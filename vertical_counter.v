==> flow/design.v <==
`timescale 1ns / 1ps
module vertical_counter(clk_25mhz, v_counter_trigger, v_counter);
input clk_25mhz;
input v_counter_trigger;
output reg [15:0] v_counter = 0;
always @(posedge clk_25mhz)
begin
  if(v_counter_trigger == 1'b1) 
  begin
    if(v_counter < 524)
      v_counter <= v_counter + 1;
    else
      v_counter = 0;
  end
end
endmodule
# ---- Tool chain data of vertical_counter
# What the tools print for vertical_counter, step after step.
# Line numbers count from 1 in the design file above.
# Cell names lack the library's common part.
# The mark -- stands for no value.
dict set report setup {
  top_module {vertical_counter}
  clock {clk_25mhz}
  cell_library {sky130hd}
  corner {tt_025C_1v80}
}

# ---- After elaboration
# Yosys after proc, flatten, opt, wreduce and memory -nomap, before mapping. Enables and synchronous resets that opt folds into registers are not counted as muxes. Memory bits, and registers merged into a memory's read port (data or address), are not among the register bits. Print and check cells are not counted. Equal cells are merged and count once.
dict set report op_classes {
  add_sub_neg 1
  compare 1
}
# operator count
set op_table {}
lappend op_table {{adder 16 x 1 -> 16 bit (second input constant)} 1}
lappend op_table {{less-than comparator 16 x 10 -> 1 bit (second input constant)} 1}
dict set report word_totals {
  regBits 16
  inputBits 2
  out_inout_bits 16
  word_cells 3
}

# ---- Depth
# Longest topological path by Yosys (ltp), each cell counted once; first at word level (registers and memories cut), then after technology mapping (sequential cells cut; the memories' decode and read muxes count).
dict set report depth {
  depth_word 1
  abc_area 0
  mapped_depth 4
  depth_no_buf 4
}

# ---- Mapped cells and area
# Yosys stat after the flow's synthesis: flattened, memories mapped to cells. It holds for the ABC_AREA given above (unset counts as 0); a run with the other value may have another netlist.
dict set report synth_totals {
  cells 55
  mapped_area_mm2 0.0007657
  sequential_area_mm2 0.0004805
  ffs 16
  buf_cells 0
}
# type count area_total_um2
set types {}
lappend types {edfxtp_1 16 480.461}
lappend types {a211oi_2 5 62.56}
lappend types {or3_1 5 31.28}
lappend types {nor3_1 4 20.019}
lappend types {o21ai_0 4 20.019}
lappend types {xnor2_1 2 17.517}
lappend types {a21oi_4 1 16.266}
lappend types {ha_1 1 12.512}
lappend types {nand4_2 1 12.512}
lappend types {nor4_2 1 12.512}
lappend types {inv_1 3 11.261}
lappend types {nand3_1 2 10.01}
lappend types {nand3_2 1 10.01}
lappend types {xor2_1 1 8.758}
lappend types {nand2_1 2 7.507}
lappend types {nor3b_1 1 7.507}
lappend types {nand4_1 1 6.256}
lappend types {nor4_1 1 6.256}
# Other cell types: 3; their cells: 3.

# ---- Timing after synthesis
# Path of least setup slack by OpenSTA after synthesis, without wires, with an ideal clock, recovery checks aside; 20% of the period is set as input and as output delay. Where synthesis merged equal registers, the netlist keeps one of their names.
dict set report synth_path {
  kind {flip-flop to flip-flop}
  startpoint {reg v_counter[0]}
  endpoint {reg v_counter[6]}
  period_ns 1.51
  setup_ns 0.160
  launch_ns 0.000
  arrival_time_ns 1.307
  path_slack_ns 0.043
  delay_ns 1.467
  stages 5
  n_path_buf 0
  period_less_setup_slack_ns 1.467
}
# "delay_ns" = arrival - input delay + setup time.
# "stages" counts driving pins, that of a launching flip-flop among them; a cell with two outputs on the path counts twice.
# "period_less_setup_slack_ns" is the clock period less the worst setup slack; recovery checks do not enter. This is arithmetic on one report: input and output delays are still those of the set period (20% each).
# The rows between start and end are the longest chain of elaborated cells between them; the timing report does not say that the signal goes this way. Where chains are equally long, one stands for them.
# Each line given opens the expression or statement behind the cell; cells for indexed reads and writes are added by Yosys, which also makes memories of some case tables.
dict set report synth_via {
  cell_sequence {edfxtp_1 > ha_1 > nand3_2 > or3_1 > a211oi_2}
  elab_chain_len 1
  cone_cells 2
  classes_between {add/sub: 1; compare: 1}
}
# element line
set synth_rtl {}
lappend synth_rtl {{start: declaration} 5} ;# output reg [15:0] v_counter = 0;
lappend synth_rtl {{start: assignment} 11} ;# v_counter <= v_counter + 1;
lappend synth_rtl {{start: assignment} 13} ;# v_counter = 0;
lappend synth_rtl {{adder 16 x 1 -> 16 bit} 11}
lappend synth_rtl {{end: assignment} 11}
lappend synth_rtl {{end: assignment} 13}
lappend synth_rtl {{end: declaration} 5}

# ---- Worst path after layout
# From the final timing report of job 1: the path of least setup slack in the routed layout; clock arrival at registers is part of the times.
dict set report layout_path {
  kind {flip-flop to output port}
  startpoint {reg v_counter[2]}
  endpoint {out v_counter[2]}
  period_ns 2.03
  launch_ns 0.28
  arrival_time_ns 1.35
  path_slack_ns 0.27
  stages 2
  n_path_buf 1
}
dict set report layout_via {
  cell_sequence {edfxtp_1 > clkdlybuf4s50_1}
  elab_chain_len 0
  cone_cells 0
}
# element line
set layout_rtl {}
lappend layout_rtl {{start: declaration} 5} ;# output reg [15:0] v_counter = 0;
lappend layout_rtl {{start: assignment} 11} ;# v_counter <= v_counter + 1;
lappend layout_rtl {{start: assignment} 13} ;# v_counter = 0;
lappend layout_rtl {{end: declaration} 5}

Hand-over note for vertical_counter

2 stored runs of vertical_counter in the flow (synthesis by Yosys, layout by OpenROAD, sky130hd cells), in arbitrary order. Constraints: input delay and output delay 20% of the set period each, output load 0.01 pF.
"timing.achieved_period_ns": clock period set for the run, less the worst setup slack. It is reckoned from that one timing run; input and output delays stay at 20% of the period that was set.
"fin_power_mw": no workload was simulated; the value follows from the tool's default switching activity.

# job 1
==> flow/run.sh <==
#!/bin/bash
# the make line also repeats the synthesis and layout settings of config.mk as NAME=value (left out here)
make -C /OpenROAD-flow-scripts/flow DESIGN_CONFIG=/design/flow/config.mk WORK_HOME=/design/flow/orfs CLKGATE_MAP_FILE= finish
==> flow/config.mk <==
export PLATFORM = sky130hd
export DESIGN_NAME = vertical_counter
export DESIGN_NICKNAME = vertical_counter
export VERILOG_FILES = /design/flow/design.v
export SDC_FILE = /design/flow/constraint.sdc
export NUM_CORES = 4
export LEC_CHECK = 0
export CAP_MARGIN = 20
export CORE_MARGIN = 2
export CORE_UTILIZATION = 40
export SLEW_MARGIN = 20
==> flow/constraint.sdc <==
create_clock -name core_clock -period 2.03 [get_ports {clk_25mhz}]
set_input_delay 0.4060 -clock core_clock [delete_from_list [all_inputs] [get_ports {clk_25mhz}]]
set_output_delay 0.4060 -clock core_clock [all_outputs]
set_load 0.01 [all_outputs]

==> job 1: results <==
tns_setup_ns=0.000
synthesis_area_mm2=0.0007657
final_die_area_mm2=0.0022805
fin_power_mw=0.6366
ws_setup_ns=0.270
ws_hold_ns=0.686
layout_stdcell_area_mm2=0.0010197
timing.achieved_period_ns=1.760
util_pct=57.8

# job 2
==> flow/run.sh <==
#!/bin/bash
# the make line also repeats the synthesis and layout settings of config.mk as NAME=value (left out here)
make -C /OpenROAD-flow-scripts/flow DESIGN_CONFIG=/design/flow/config.mk WORK_HOME=/design/flow/orfs CLKGATE_MAP_FILE= finish
==> flow/config.mk <==
export PLATFORM = sky130hd
export DESIGN_NAME = vertical_counter
export DESIGN_NICKNAME = vertical_counter
export VERILOG_FILES = /design/flow/design.v
export SDC_FILE = /design/flow/constraint.sdc
export NUM_CORES = 4
export LEC_CHECK = 0
export ABC_AREA = 1
export CAP_MARGIN = 15
export CELL_PAD_IN_SITES_DETAIL_PLACEMENT = 1
export CELL_PAD_IN_SITES_GLOBAL_PLACEMENT = 0
export CORE_MARGIN = 2
export CORE_UTILIZATION = 40
export GPL_ROUTABILITY_DRIVEN = 1
export PLACE_DENSITY = 0.69
export SETUP_SLACK_MARGIN = -0.17
export SLEW_MARGIN = 20
==> flow/constraint.sdc <==
create_clock -name core_clock -period 1.86 [get_ports {clk_25mhz}]
set_input_delay 0.3720 -clock core_clock [delete_from_list [all_inputs] [get_ports {clk_25mhz}]]
set_output_delay 0.3720 -clock core_clock [all_outputs]
set_load 0.01 [all_outputs]

==> job 2: results <==
tns_setup_ns=0.000
synthesis_area_mm2=0.0008158
final_die_area_mm2=0.0024167
fin_power_mw=0.7059
ws_setup_ns=0.130
ws_hold_ns=0.674
layout_stdcell_area_mm2=0.0010723
timing.achieved_period_ns=1.730
util_pct=55.2

End of note.
