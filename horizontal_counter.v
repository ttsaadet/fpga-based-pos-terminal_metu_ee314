==> flow/design.v <==
`timescale 1ns / 1ps
module horizontal_counter(clk_25mhz, v_counter_trigger, h_counter);
input clk_25mhz;
output reg v_counter_trigger;
output reg [15:0] h_counter = 0;
always @(posedge clk_25mhz)
begin
  if(h_counter  < 799) 
    begin
      h_counter <= h_counter + 1;
      v_counter_trigger <= 0;
    end
  else 
    begin
      h_counter <= 0;
      v_counter_trigger <= 1;
    end
end
endmodule
Tool chain data of horizontal_counter
The steps from the RTL of horizontal_counter to its reports follow in flow order. Line numbers count from 1 in the design file above. Cell names lack the library's common part. A cell with - has no value.

Design top: horizontal_counter. Clock port: clk_25mhz. Standard-cell library: sky130hd. Library corner: tt_025C_1v80.

Word-level counts
Source: Yosys, flattened and elaborated, memories not mapped. Widths are those after wreduce; folded enables and synchronous resets count as part of the registers. Registers that Yosys merges into a memory's read port (data or address) are not register bits. Print and check cells do not count. Equal cells are merged and count once.

The figure for register bits after elaboration is 17. The figure for input bits is 1.

For add/sub/neg operators the number is 1. The entry for magnitude comparators reads 1. The entry for multiplexer cells reads 1.

Operators with widths (number): adder 16 x 1 -> 16 bit (second input constant) (1); < comparator 16 x 10 -> 1 bit (second input constant) (1); two-way mux 1 bit (1).

Longest topological paths
Longest topological path by Yosys (ltp), each cell counted once; first at word level (registers and memories cut), then after technology mapping (sequential cells cut; the memories' decode and read muxes count).

Under depth after elaboration stands 2. For ABC_AREA the number is 0. The entry for gate-level depth with buffers reads 5. The entry for mapped depth without buffers reads 4.

After synthesis
Source: synth_stat.txt of the flow (Yosys; design flattened, memories mapped). It holds for the ABC_AREA given above (unset counts as 0); a run with the other value may have another netlist. Totals and module areas in this step are rounded.

The entry for standard cells after synthesis reads 59. For chip area (Yosys) the number is 610 sq um. The entry for flip-flops reads 17. Buffer cells: 2.

Cells by type: dfxtp_1 (number 17, area in all 340.326 sq um); a211oi_1 (number 4, area in all 30.029 sq um); a211oi_2 (number 2, area in all 25.024 sq um); nor3_1 (number 5, area in all 25.024 sq um); xor2_1 (number 2, area in all 17.517 sq um); nand3_1 (number 3, area in all 15.014 sq um); o21ai_0 (number 3, area in all 15.014 sq um); or4_1 (number 2, area in all 15.014 sq um); ha_1 (number 1, area in all 12.512 sq um); or3_1 (number 2, area in all 12.512 sq um); inv_1 (number 3, area in all 11.261 sq um); nand2_1 (number 3, area in all 11.261 sq um); nand3_2 (number 1, area in all 10.01 sq um); xnor2_1 (number 1, area in all 8.758 sq um); nor3b_1 (number 1, area in all 7.507 sq um); o31ai_1 (number 1, area in all 7.507 sq um); or3_2 (number 1, area in all 7.507 sq um); nand4_1 (number 1, area in all 6.256 sq um).

Other cell types: 6; their cells: 6.

Timing after synthesis
OpenSTA on the mapped netlist: ideal clock, no wires. The path of least setup slack (recovery checks aside). Input and output delay are each 20% of the period. Register names are those of the netlist, which keeps one name where synthesis merged equal registers.

Path type: register to register. From: reg h_counter[0]. To: reg h_counter[2]. For clock period the number is 1.4 ns. Under setup time stands 0.133 ns. Under arrival time stands 1.323 ns. The entry for setup slack reads -0.056 ns. For path delay the number is 1.456 ns. Under stages on the path stands 6. Under path buffers stands 1. Under period reached after synthesis stands 1.456 ns.

"path delay" = arrival - input delay + setup time. "stages on the path": output pins that drive a net of the path, with the launching flip-flop's if there is one; two outputs of one cell count as two. "period reached after synthesis" is the clock period less the worst setup slack; recovery checks do not enter. This is arithmetic on one report: input and output delays are still those of the set period (20% each). Between the ends stands the longest chain of elaborated cells between them, by number of cells; it is not shown to be the way that was timed. Of several equally long chains one is given. Each line given opens the expression or statement behind the cell; cells for indexed reads and writes are added by Yosys, which also makes memories of some case tables.

Cells stage by stage: dfxtp_1 ha_1 nand4_1 a211oi_1 buf_2 nor3_1. The figure for cells in the longest elaborated chain is 1. The figure for elaborated cells between the ends (all ways) is 2. Source lines of those cells: 2.

RTL lines, path after synthesis: start: declaration (RTL line 5) `output reg [15:0] h_counter = 0;`; start: assignment (RTL line 10) `h_counter <= h_counter + 1;`; start: assignment (RTL line 15) `h_counter <= 0;`; adder 16 x 1 -> 16 bit (RTL line 10); end: assignment (RTL line 10); end: assignment (RTL line 15); end: declaration (RTL line 5).

Add stored flow runs of horizontal_counter

horizontal_counter: 2 stored runs of the Yosys and OpenROAD flow on sky130hd. The settings differ; the order carries no meaning. The constraints put input and output delay at 20% of the set period each and load the outputs with 0.01 pF.

Files of flow run A:
==> flow/run.sh <==
#!/bin/bash
# the make line also repeats the synthesis and layout settings of config.mk as NAME=value (left out here)
make -C /OpenROAD-flow-scripts/flow DESIGN_CONFIG=/design/flow/config.mk WORK_HOME=/design/flow/orfs CLKGATE_MAP_FILE= finish
==> flow/config.mk <==
export PLATFORM = sky130hd
export DESIGN_NAME = horizontal_counter
export DESIGN_NICKNAME = horizontal_counter
export VERILOG_FILES = /design/flow/design.v
export SDC_FILE = /design/flow/constraint.sdc
export NUM_CORES = 4
export LEC_CHECK = 0
export ABC_AREA = 0
export CAP_MARGIN = 20
export CELL_PAD_IN_SITES_DETAIL_PLACEMENT = 2
export CORE_ASPECT_RATIO = 0.89
export CORE_MARGIN = 4
export CORE_UTILIZATION = 57
export GPL_ROUTABILITY_DRIVEN = 0
export MIN_ROUTING_LAYER = met1
export PLACE_DENSITY_LB_ADDON = 0.07
export SLEW_MARGIN = 20
==> flow/constraint.sdc <==
create_clock -name core_clock -period 2.5 [get_ports {clk_25mhz}]
set_input_delay 0.5000 -clock core_clock [delete_from_list [all_inputs] [get_ports {clk_25mhz}]]
set_output_delay 0.5000 -clock core_clock [all_outputs]
set_load 0.01 [all_outputs]

Outcome of flow run A: incomplete, floorplanning halted on PDN-0185.

Files of flow run B:
==> flow/run.sh <==
#!/bin/bash
# the make line also repeats the synthesis and layout settings of config.mk as NAME=value (left out here)
make -C /OpenROAD-flow-scripts/flow DESIGN_CONFIG=/design/flow/config.mk WORK_HOME=/design/flow/orfs CLKGATE_MAP_FILE= finish
==> flow/config.mk <==
export PLATFORM = sky130hd
export DESIGN_NAME = horizontal_counter
export DESIGN_NICKNAME = horizontal_counter
export VERILOG_FILES = /design/flow/design.v
export SDC_FILE = /design/flow/constraint.sdc
export NUM_CORES = 4
export LEC_CHECK = 0
export CAP_MARGIN = 20
export CELL_PAD_IN_SITES_GLOBAL_PLACEMENT = 1
export CORE_MARGIN = 2
export CORE_UTILIZATION = 58
export CTS_CLUSTER_DIAMETER = 228
export CTS_CLUSTER_SIZE = 22
export GPL_ROUTABILITY_DRIVEN = 0
export MAX_ROUTING_LAYER = met4
export MIN_ROUTING_LAYER = met1
export PLACE_DENSITY_LB_ADDON = 0.29
export SETUP_SLACK_MARGIN = 0.05
export SLEW_MARGIN = 20
==> flow/constraint.sdc <==
create_clock -name core_clock -period 1.06 [get_ports {clk_25mhz}]
set_input_delay 0.2120 -clock core_clock [delete_from_list [all_inputs] [get_ports {clk_25mhz}]]
set_output_delay 0.2120 -clock core_clock [all_outputs]
set_load 0.01 [all_outputs]

Outcome of flow run B: incomplete, placement halted on FLW-0024.
